==> flow/design.v <==
module initialize_mem(clk, start, write, finished, address, finished_shuffle);
input clk, start, finished_shuffle;
output write, finished;
output [7:0] address;
wire update_data, reset, add;
reg [7:0] count;
reg [8:0] state;
parameter idle            = 9'b0000_00000;
parameter reset_count     = 9'b0001_00001;
parameter check_counter   = 9'b0010_00000;
parameter update_mem      = 9'b0011_00010;
parameter write_mem       = 9'b0100_00100;
parameter increment_count = 9'b0101_10000;
parameter reset_counter   = 9'b0110_00001;
parameter finish          = 9'b0111_01000;
parameter finish1         = 9'b1000_01000;
parameter wait_for_finish = 9'b1001_00000;
parameter update_mem1      = 9'b1011_00010;
parameter write_mem1       = 9'b1100_00100;
assign reset        = state[0];
assign update_data  = state[1];
assign write        = state[2];
assign finished     = state[3];
assign add          = state[4];
always_ff @(posedge clk) begin
case(state)
  idle: begin
	 if (start) begin
		state <= reset_count;  
	  end
	end
  reset_count: state <= check_counter;
  check_counter: begin 
		  if (count == 8'd255)  
	            state <= update_mem1; 
		  else
		    state <= update_mem;  
		 end 
  update_mem: state <= write_mem;  
  write_mem: state <= increment_count;  
  increment_count: state <= check_counter;  
  update_mem1: state <= write_mem1;
  write_mem1: state <= reset_counter;
  reset_counter: state <= finish;
  finish: state <= finish1;
  finish1: state <= wait_for_finish;
  wait_for_finish: begin 
	            if (finished_shuffle == 1'b1)  
	             state <= idle;
	            else
	             state <= wait_for_finish;
	           end 
  default: state <= idle;
endcase  
end
flopr_en #(8)    address_update(.clk(clk), .clr(reset), .d(count), .q(address), .en(update_data));  
flopr_en #(8)   counter_add (.clk(clk), .clr(reset), .d(count+1'b1), .q(count), .en(add));  
endmodule
module flopr_en(clk, clr, d, q, en);  
 parameter n = 1;
 input clk, clr, en;
 input [n-1:0] d;
 output reg [n-1:0] q;
 wire [n-1:0] next_out;
 assign next_out = en ? d : q;
 always @(posedge clk or posedge clr) begin
   if(clr) q <= {n{1'b0}};
   else q <= next_out;
 end 
endmodule
module shuffle(clk, start, finished, secret_key, read_data, write_en, data, address_out, finish_rest);
input clk, start, finish_rest;
input [23:0] secret_key;
input [7:0] read_data;
output finished, write_en;
output [7:0] data, address_out;
wire [7:0] secret_key_output, secret_key_output_reg, mem_i, mem_j, address_in, data_in;
wire addr_sel, reset, update_address_in, update_address_out, update_j, update_mem_i, update_mem_j;
wire update_data_i, update_data_j, add, reg_enable_output, update_data, mem_sel;
parameter keylength = 8'd3;
parameter idle                           = 20'b000000_00000000000000;
parameter reset_all                      = 20'b000001_00000000000001;
parameter check_counter                  = 20'b000010_00000000000000;
parameter update_address_i               = 20'b000011_01000000000110;
parameter read_mem_i                     = 20'b000100_00000000001000;
parameter wait_clock_1                   = 20'b000101_00000000000000;
parameter wait_clock_2                   = 20'b000110_00000000000000;
parameter update_j_counter_update_mem_i  = 20'b000111_00000000110000;
parameter update_address_j               = 20'b001000_00000000000100;
parameter read_mem_j                     = 20'b001001_00000000001000;
parameter wait_clock_3                   = 20'b001010_00000000000000;
parameter wait_clock_4                   = 20'b001011_00000000000000;
parameter update_data_i_mem_j            = 20'b001100_00000011000000;
parameter write_j_to_i                   = 20'b001101_00000100000000;
parameter addr_i                         = 20'b001110_00000000000110;
parameter addr_out_update_data_j         = 20'b001111_00001010001000;
parameter write_i_to_j                   = 20'b010000_00000100000000;
parameter increment_count                = 20'b010001_00010000000000;
parameter reset_counter                  = 20'b010010_00000000000001;
parameter finish                         = 20'b010011_00100000000000;
parameter update_data_first              = 20'b010100_10000000000000;
parameter update_data_second             = 20'b010101_10000000000000;
parameter update_address_i1               = 20'b100011_01000000000110;
parameter read_mem_i1                     = 20'b100100_00000000001000;
parameter wait_clock_11                   = 20'b100101_00000000000000;
parameter wait_clock_21                   = 20'b100110_00000000000000;
parameter update_j_counter_update_mem_i1  = 20'b100111_00000000110000;
parameter update_address_j1               = 20'b101000_00000000000100;
parameter read_mem_j1                     = 20'b101001_00000000001000;
parameter wait_clock_31                   = 20'b101010_00000000000000;
parameter wait_clock_41                   = 20'b101011_00000000000000;
parameter update_data_i_mem_j1            = 20'b101100_00000011000000;
parameter write_j_to_i1                   = 20'b101101_00000100000000;
parameter addr_i1                         = 20'b101110_00000000000110;
parameter addr_out_update_data_j1         = 20'b101111_00001010001000;
parameter write_i_to_j1                   = 20'b110000_00000100000000;
parameter update_data_first1              = 20'b110100_10000000000000;
parameter update_data_second1             = 20'b110101_10000000000000;
parameter finish1                         = 20'b110011_00100000000000;
parameter wait_for_finish                 = 20'b110100_00000000000000;
reg [7:0] count;  
reg [7:0] j;
reg [19:0] state;
assign reset                    = state[0];
assign addr_sel                 = state[1];
assign update_address_in        = state[2];
assign update_address_out       = state[3];
assign update_j                 = state[4];
assign update_mem_i             = state[5];
assign update_mem_j             = state[6];
assign update_data_i            = state[7];
assign write_en                 = state[8];
assign mem_sel                  = state[9];
assign add                      = state[10];
assign finished                 = state[11];
assign reg_enable_output        = state[12];
assign update_data              = state[13];
always_ff @(posedge clk) begin
case(state)
  idle: begin
	 if (start) begin
		state <= reset_all; 
	  end
	end
  reset_all: state <= check_counter;
  check_counter: begin 
		  if (count == 8'd255)
	            state <= update_address_i1;  
		  else
		    state <= update_address_i;
		 end 
  update_address_i: state <= read_mem_i;  
  read_mem_i: state <= wait_clock_1;
  wait_clock_1: state <= wait_clock_2;
  wait_clock_2: state <= update_j_counter_update_mem_i;  
  update_j_counter_update_mem_i: state <= update_address_j;  
  update_address_j: state <= read_mem_j;  
  read_mem_j: state <= wait_clock_3;
  wait_clock_3: state <= wait_clock_4;
  wait_clock_4: state <= update_data_i_mem_j;  
  update_data_i_mem_j: state <= update_data_first;  
  update_data_first: state <= write_j_to_i;  
  write_j_to_i: state <= addr_i;  
  addr_i: state <= addr_out_update_data_j;  
  addr_out_update_data_j: state <= update_data_second;  
  update_data_second: state <= write_i_to_j;  
  write_i_to_j: state <= increment_count;  
  increment_count: state <= check_counter;  
  update_address_i1: state <= read_mem_i1;
  read_mem_i1: state <= wait_clock_11;
  wait_clock_11: state <= wait_clock_21;
  wait_clock_21: state <= update_j_counter_update_mem_i1;
  update_j_counter_update_mem_i1: state <= update_address_j1;
  update_address_j1: state <= read_mem_j1;	
  read_mem_j1: state <= wait_clock_31;
  wait_clock_31: state <= wait_clock_41;
  wait_clock_41: state <= update_data_i_mem_j1;
  update_data_i_mem_j1: state <= update_data_first1;
  update_data_first1: state <= write_j_to_i1;
  write_j_to_i1: state <= addr_i1;
  addr_i1: state <= addr_out_update_data_j1;
  addr_out_update_data_j1: state <= update_data_second1;
  update_data_second1: state <= write_i_to_j1;
  write_i_to_j1: state <= reset_counter;
  reset_counter: state <= finish;
  finish: state <= finish1;
  finish1: state <= wait_for_finish;
  wait_for_finish: begin 
		  if (finish_rest == 1'b1)
	            state <= idle;
		  else
		    state <= wait_for_finish;
		 end 
  default: state <= idle;
endcase  
end
flopr_en #(8)   counter_add (.clk(clk), .clr(reset), .d(count+1'b1), .q(count), .en(add));
Mux3a #(8)      modselect(.a2(secret_key[7:0]), .a1(secret_key[15:8]), .a0(secret_key[23:16]), .s(count % keylength), .b(secret_key_output));
flopr_en #(8)   reg_secret_key(.clk(clk), .en(reg_enable_output), .d(secret_key_output), .clr(reset), .q(secret_key_output_reg));
flopr_en #(8)   j_add (.clk(clk), .clr(reset), .d(j + read_data + secret_key_output_reg), .q(j), .en(update_j));
flopr_en #(8)   data_i(.clk(clk), .clr(reset), .d(read_data), .q(mem_i), .en(update_mem_i));
flopr_en #(8)   data_j(.clk(clk), .clr(reset), .d(read_data), .q(mem_j), .en(update_mem_j));
flopr_en #(8)   address_in_reg(.clk(clk), .clr(reset), .d(addr_sel ? count : j), .q(address_in), .en(update_address_in));
flopr_en #(8)   address_out_reg(.clk(clk), .clr(reset), .d(address_in), .q(address_out), .en(update_address_out));
flopr_en #(8)   data_i_out(.clk(clk), .clr(reset), .d(mem_sel ? mem_j : mem_i), .q(data_in), .en(update_data_i));
flopr_en #(8)   data_out(.clk(clk), .clr(reset), .d(data_in), .q(data), .en(update_data));
endmodule
module Mux3a(a2, a1, a0, s, b) ;
  parameter k = 1 ;
  input [k-1:0] a0, a1, a2 ;   
  input [7:0]   s ;  
  output[k-1:0] b ;
  reg [k-1:0] b ;
  always @(*) begin
    case(s) 
      8'b000: b = a0 ;
      8'b001: b = a1 ;
      8'b010: b = a2 ;
      default: b =  {k{1'bx}} ;
    endcase
  end
endmodule
module vDFFE(clk, en, in, out) ;  
  parameter n = 1;   
  input clk, en ;
  input  [n-1:0] in ;
  output [n-1:0] out ;
  reg    [n-1:0] out ;
  wire   [n-1:0] next_out ;
  assign next_out = en ? in : out;
  always @(posedge clk)
    out <= next_out;  
endmodule 
Step by step through the tools: shuffle
What the tools print for shuffle, step after step. Line numbers count from 1 in the design file above. Operators: Yosys type, input widths -> output width; for muxes data width and select width s. Library cell names are shortened. A cell with -- has no value.

Top module: shuffle. Clock: clk. Cell library: sky130hd. Library corner: tt_025C_1v80.

Word-level counts
Counts by Yosys on the flattened word-level netlist (proc, flatten, opt, wreduce; memories kept). Register bits leave out memories and registers merged into their read ports (data or address). Print and check cells are left out. Cells with the same type and inputs are merged into one.

The entry for output and inout port bits reads 18. Bits in registers: 92. Word-level cells: 67.

Under reductions and logical operators stands 3. The entry for $add $sub $neg reads 3. Eq/ne operators: 43. For div/mod/pow operators the number is 1. Under mux-type cells stands 7.

Operator list (number): $pmux 20 s39 (1); $eq 20x20->1 const B (18); $eq 20x18->1 const B (8); $eq 20x19->1 const B (6); $eq 20x17->1 const B (4); $mux 20 (3); $eq 20x16->1 const B (2); $pmux 8 s3 (1); $eq 20x15->1 const B (1); $logic_not 20->1 (1); $mod 8x2->8 const B (1); $add 8x8->8 (2); $mux 8 (2); $add 8x1->8 const B (1); $eq 8x1->1 const B (1); $eq 8x2->1 const B (1); $eq 8x8->1 const B (1); $logic_not 8->1 (1); $ne 2x2->1 const B (1); $reduce_or 2->1 (1).

Longest topological paths
Yosys ltp: most cells in a row. Word level: on the elaborated netlist, between registers, memories and ports. Mapped: between sequential cells and ports; inverters and the memories' decode and read muxes count.

The entry for word-level depth reads 3. The entry for ABC_AREA reads 0. The entry for mapped depth reads 17. The entry for gate-level depth less buffers reads 15.

Netlist
Source: synth_stat.txt of the flow (Yosys; design flattened, memories mapped). It holds for the ABC_AREA given above (unset counts as 0); a run with the other value may have another netlist. The area totals of this step are shown rounded.

Under buffers stands 28. The figure for standard cells after synthesis is 511. Under sequential part of the area stands 2372 um^2. For synthesis area the number is 5324 um^2. Under flip-flop cells stands 91.

Cells by type: dfrtp_1 (number 72, area in all 1.8E+03 um^2); edfxtp_1 (number 19, area in all 570.547 um^2); mux2_2 (number 38, area in all 427.91 um^2); mux2i_1 (number 19, area in all 190.182 um^2); fa_1 (number 8, area in all 160.154 um^2); a21oi_1 (number 31, area in all 155.149 um^2); nor2_1 (number 38, area in all 142.637 um^2); ha_1 (number 11, area in all 137.632 um^2); nand2_1 (number 33, area in all 123.869 um^2); xnor2_1 (number 13, area in all 113.859 um^2); a22o_1 (number 10, area in all 87.584 um^2); inv_1 (number 22, area in all 82.579 um^2); a221o_1 (number 8, area in all 80.077 um^2); nor2b_1 (number 11, area in all 68.816 um^2); nor3_1 (number 13, area in all 65.062 um^2); clkbuf_1 (number 17, area in all 63.811 um^2); or3_1 (number 10, area in all 62.56 um^2); nand3_1 (number 11, area in all 55.053 um^2).

Not listed: further types 48, cells in them 127. The figures by module come from a second, unflattened synthesis with its own total; it is not the netlist above.

For cells (unflattened synthesis) the number is 532. For area total of the unflattened synthesis the number is 6023 um^2.

Each row is one instance without its submodules.

Modules: flopr_en (n=8) (times used 9, cells 18, area 335.3 um^2); shuffle (times used 1, cells 317, area 2691 um^2); Mux3a (k=8) (times used 1, cells 53, area 314.1 um^2).

Worst setup path after synthesis
OpenSTA on the mapped netlist: ideal clock, no wires. The path of least setup slack (recovery checks aside). Input and output delay are each 20% of the period. Register names are those of the netlist, which keeps one name where synthesis merged equal registers.

Kind: flip-flop to flip-flop. From: reg counter_add.q[3]. To: reg reg_secret_key.q[0]. For setup slack the number is 1.058 ns. Path delay: 3.742 ns. The figure for clock period is 4.8 ns. Data arrival time: 3.616 ns. For required time the number is 4.674 ns. Under setup time stands 0.126 ns. Under stages stands 16. Under period reached after synthesis stands 3.742 ns.

"path delay" = arrival - input delay + setup time. "stages" counts driving pins, that of a launching flip-flop among them; a cell with two outputs on the path counts twice. "period reached after synthesis" = period - worst setup slack (recovery checks aside). The figure is calculated, with input and output delays left at 20% of the set period. The rows between start and end are the longest chain of elaborated cells between them; the timing report does not say that the signal goes this way. Where chains are equally long, one stands for them. Each line given opens the expression or statement behind the cell; cells for indexed reads and writes are added by Yosys, which also makes memories of some case tables.

Cells stage by stage: dfrtp_1 > buf_6 > and3b_1 > or3_1 > a32oi_1 > nand2_1 > ha_1 > nor3_1 > nand2_1 > xnor2_1 > inv_1 > ha_1 > or3_1 > o211ai_1 > a31oi_2 > a221o_1. The figure for cells in the longest elaborated chain is 3. The entry for elaborated cells between the ends (all ways) reads 5. Classes of those cells: div (1); eq/ne (2); mux (1); reduce/logical (1).

RTL lines, path after synthesis: from (decl) (RTL line 63) `output reg [n-1:0] q;`; from (assign) (RTL line 67) `if(clr) q <= {n{1'b0}};`; from (assign) (RTL line 68) `else q <= next_out;`; $mod 8x2->8 (RTL line 198) `Mux3a #(8)      modselect(.a2(secret_key[7:0]), .a1(secret_key[15:8]), .a0(secret_key[23:16]), .s(count % keyl ...`; $eq 8x2->1 (RTL line 215) `case(s)`; $pmux 8 s3 (RTL line 215); to (assign) (RTL line 67); to (assign) (RTL line 68); to (decl) (RTL line 63).

Timing after layout
From the final timing report of stored run 1: the path of least setup slack in the routed layout; clock arrival at registers is part of the times.

Kind: flip-flop to flip-flop. From: reg counter_add.q[4]. To: reg reg_secret_key.q[1]. The figure for clock period is 4.46 ns. Data arrival time: 3.99 ns. For setup slack the number is 0.73 ns. For required time the number is 4.72 ns. Under setup time stands 0.11 ns. Under stages stands 16.

The rows between start and end are the longest chain of elaborated cells between them; the timing report does not say that the signal goes this way. Where chains are equally long, one stands for them.

Cells stage by stage: dfrtp_2 > buf_4 > xor2_1 > o211ai_1 > a32oi_2 > nand2_2 > ha_4 > nor3_4 > nand2_2 > xnor2_2 > inv_2 > ha_4 > or3_4 > o211ai_1 > a31oi_4 > a221o_1. The figure for cells in the longest elaborated chain is 3. The entry for elaborated cells between the ends (all ways) reads 5. Classes of those cells: div (1); eq/ne (2); mux (1); reduce/logical (1).

RTL lines, path after layout: from (decl) (RTL line 63) `output reg [n-1:0] q;`; from (assign) (RTL line 67) `if(clr) q <= {n{1'b0}};`; from (assign) (RTL line 68) `else q <= next_out;`; $mod 8x2->8 (RTL line 198) `Mux3a #(8)      modselect(.a2(secret_key[7:0]), .a1(secret_key[15:8]), .a0(secret_key[23:16]), .s(count % keyl ...`; $eq 8x2->1 (RTL line 215) `case(s)`; $pmux 8 s3 (RTL line 215); to (assign) (RTL line 67); to (assign) (RTL line 68); to (decl) (RTL line 63).

Stored flow runs of shuffle (2 of them; Yosys, OpenROAD, sky130hd). They differ in their settings and are not a sequence. Constraints: input delay and output delay 20% of the set period each, output load 0.01 pF. By "period reached" is meant the clock period of the run minus its worst setup slack. This is arithmetic on one report: input and output delays are still those of the set period (20% each). "worst path time" means the part of the period allowed to the worst setup path (the constraints hold back 20% at inputs and 20% at outputs) less its slack; where the path has registers, the arrival times of their clocks count too. "power" is the tool's figure for a default switching activity; nothing was simulated. Results are given in rounded form.

Files of stored run 1:
==> flow/run.sh <==
#!/bin/bash
# the make line also repeats the synthesis and layout settings of config.mk as NAME=value (left out here)
make -C /OpenROAD-flow-scripts/flow DESIGN_CONFIG=/design/flow/config.mk WORK_HOME=/design/flow/orfs CLKGATE_MAP_FILE= finish
==> flow/config.mk <==
export PLATFORM = sky130hd
export DESIGN_NAME = shuffle
export DESIGN_NICKNAME = shuffle
export VERILOG_FILES = /design/flow/design.v
export SDC_FILE = /design/flow/constraint.sdc
export NUM_CORES = 4
export LEC_CHECK = 0
export CAP_MARGIN = 20
export CELL_PAD_IN_SITES_DETAIL_PLACEMENT = 0
export CORE_MARGIN = 2
export CORE_UTILIZATION = 69
export CTS_CLUSTER_SIZE = 86
export GPL_ROUTABILITY_DRIVEN = 0
export GPL_TIMING_DRIVEN = 1
export PLACE_DENSITY_LB_ADDON = 0.13
export SETUP_SLACK_MARGIN = 1.1
export SLEW_MARGIN = 0
export TNS_END_PERCENT = 55
==> flow/constraint.sdc <==
create_clock -name core_clock -period 4.46 [get_ports {clk}]
set_input_delay 0.8920 -clock core_clock [delete_from_list [all_inputs] [get_ports {clk}]]
set_output_delay 0.8920 -clock core_clock [all_outputs]
set_load 0.01 [all_outputs]

Results of stored run 1. For the post-layout utilization the run shows 83.2%. For the standard-cell area of the final layout the run shows 6,332 um^2. The worst setup slack after layout reads 0.731 ns. The chip area after synthesis (Yosys) comes to 5,324 um^2. The sum of negative setup slack stands at 0.000 ns. For the period reached the run shows 3.729 ns. The full die area comes to 8,435 um^2. The worst hold slack comes to 0.509 ns. The power is 4,395 uW. For the worst path time the run shows 3.73 ns. Worst setup path type: flip-flop to flip-flop.

Files of stored run 2:
==> flow/run.sh <==
#!/bin/bash
# the make line also repeats the synthesis and layout settings of config.mk as NAME=value (left out here)
make -C /OpenROAD-flow-scripts/flow DESIGN_CONFIG=/design/flow/config.mk WORK_HOME=/design/flow/orfs CLKGATE_MAP_FILE= finish
==> flow/config.mk <==
export PLATFORM = sky130hd
export DESIGN_NAME = shuffle
export DESIGN_NICKNAME = shuffle
export VERILOG_FILES = /design/flow/design.v
export SDC_FILE = /design/flow/constraint.sdc
export NUM_CORES = 4
export LEC_CHECK = 0
export ABC_AREA = 0
export CAP_MARGIN = 20
export CORE_MARGIN = 2
export CORE_UTILIZATION = 26
export CTS_CLUSTER_SIZE = 39
export GPL_TIMING_DRIVEN = 1
export PLACE_DENSITY_LB_ADDON = 0.02
export SLEW_MARGIN = 20
==> flow/constraint.sdc <==
create_clock -name core_clock -period 4.38 [get_ports {clk}]
set_input_delay 0.8760 -clock core_clock [delete_from_list [all_inputs] [get_ports {clk}]]
set_output_delay 0.8760 -clock core_clock [all_outputs]
set_load 0.01 [all_outputs]

Results of stored run 2. For the worst path time the run shows 4.11 ns. Worst setup path type: flip-flop to flip-flop. The power is 4,338 uW. The chip area after synthesis (Yosys) comes to 5,324 um^2. For the post-layout utilization the run shows 32.1%. For the period reached the run shows 4.105 ns. The worst hold slack comes to 0.506 ns. The full die area comes to 21,640 um^2. The worst setup slack after layout reads 0.275 ns. For the standard-cell area of the final layout the run shows 6,484 um^2. The sum of negative setup slack stands at 0.000 ns.
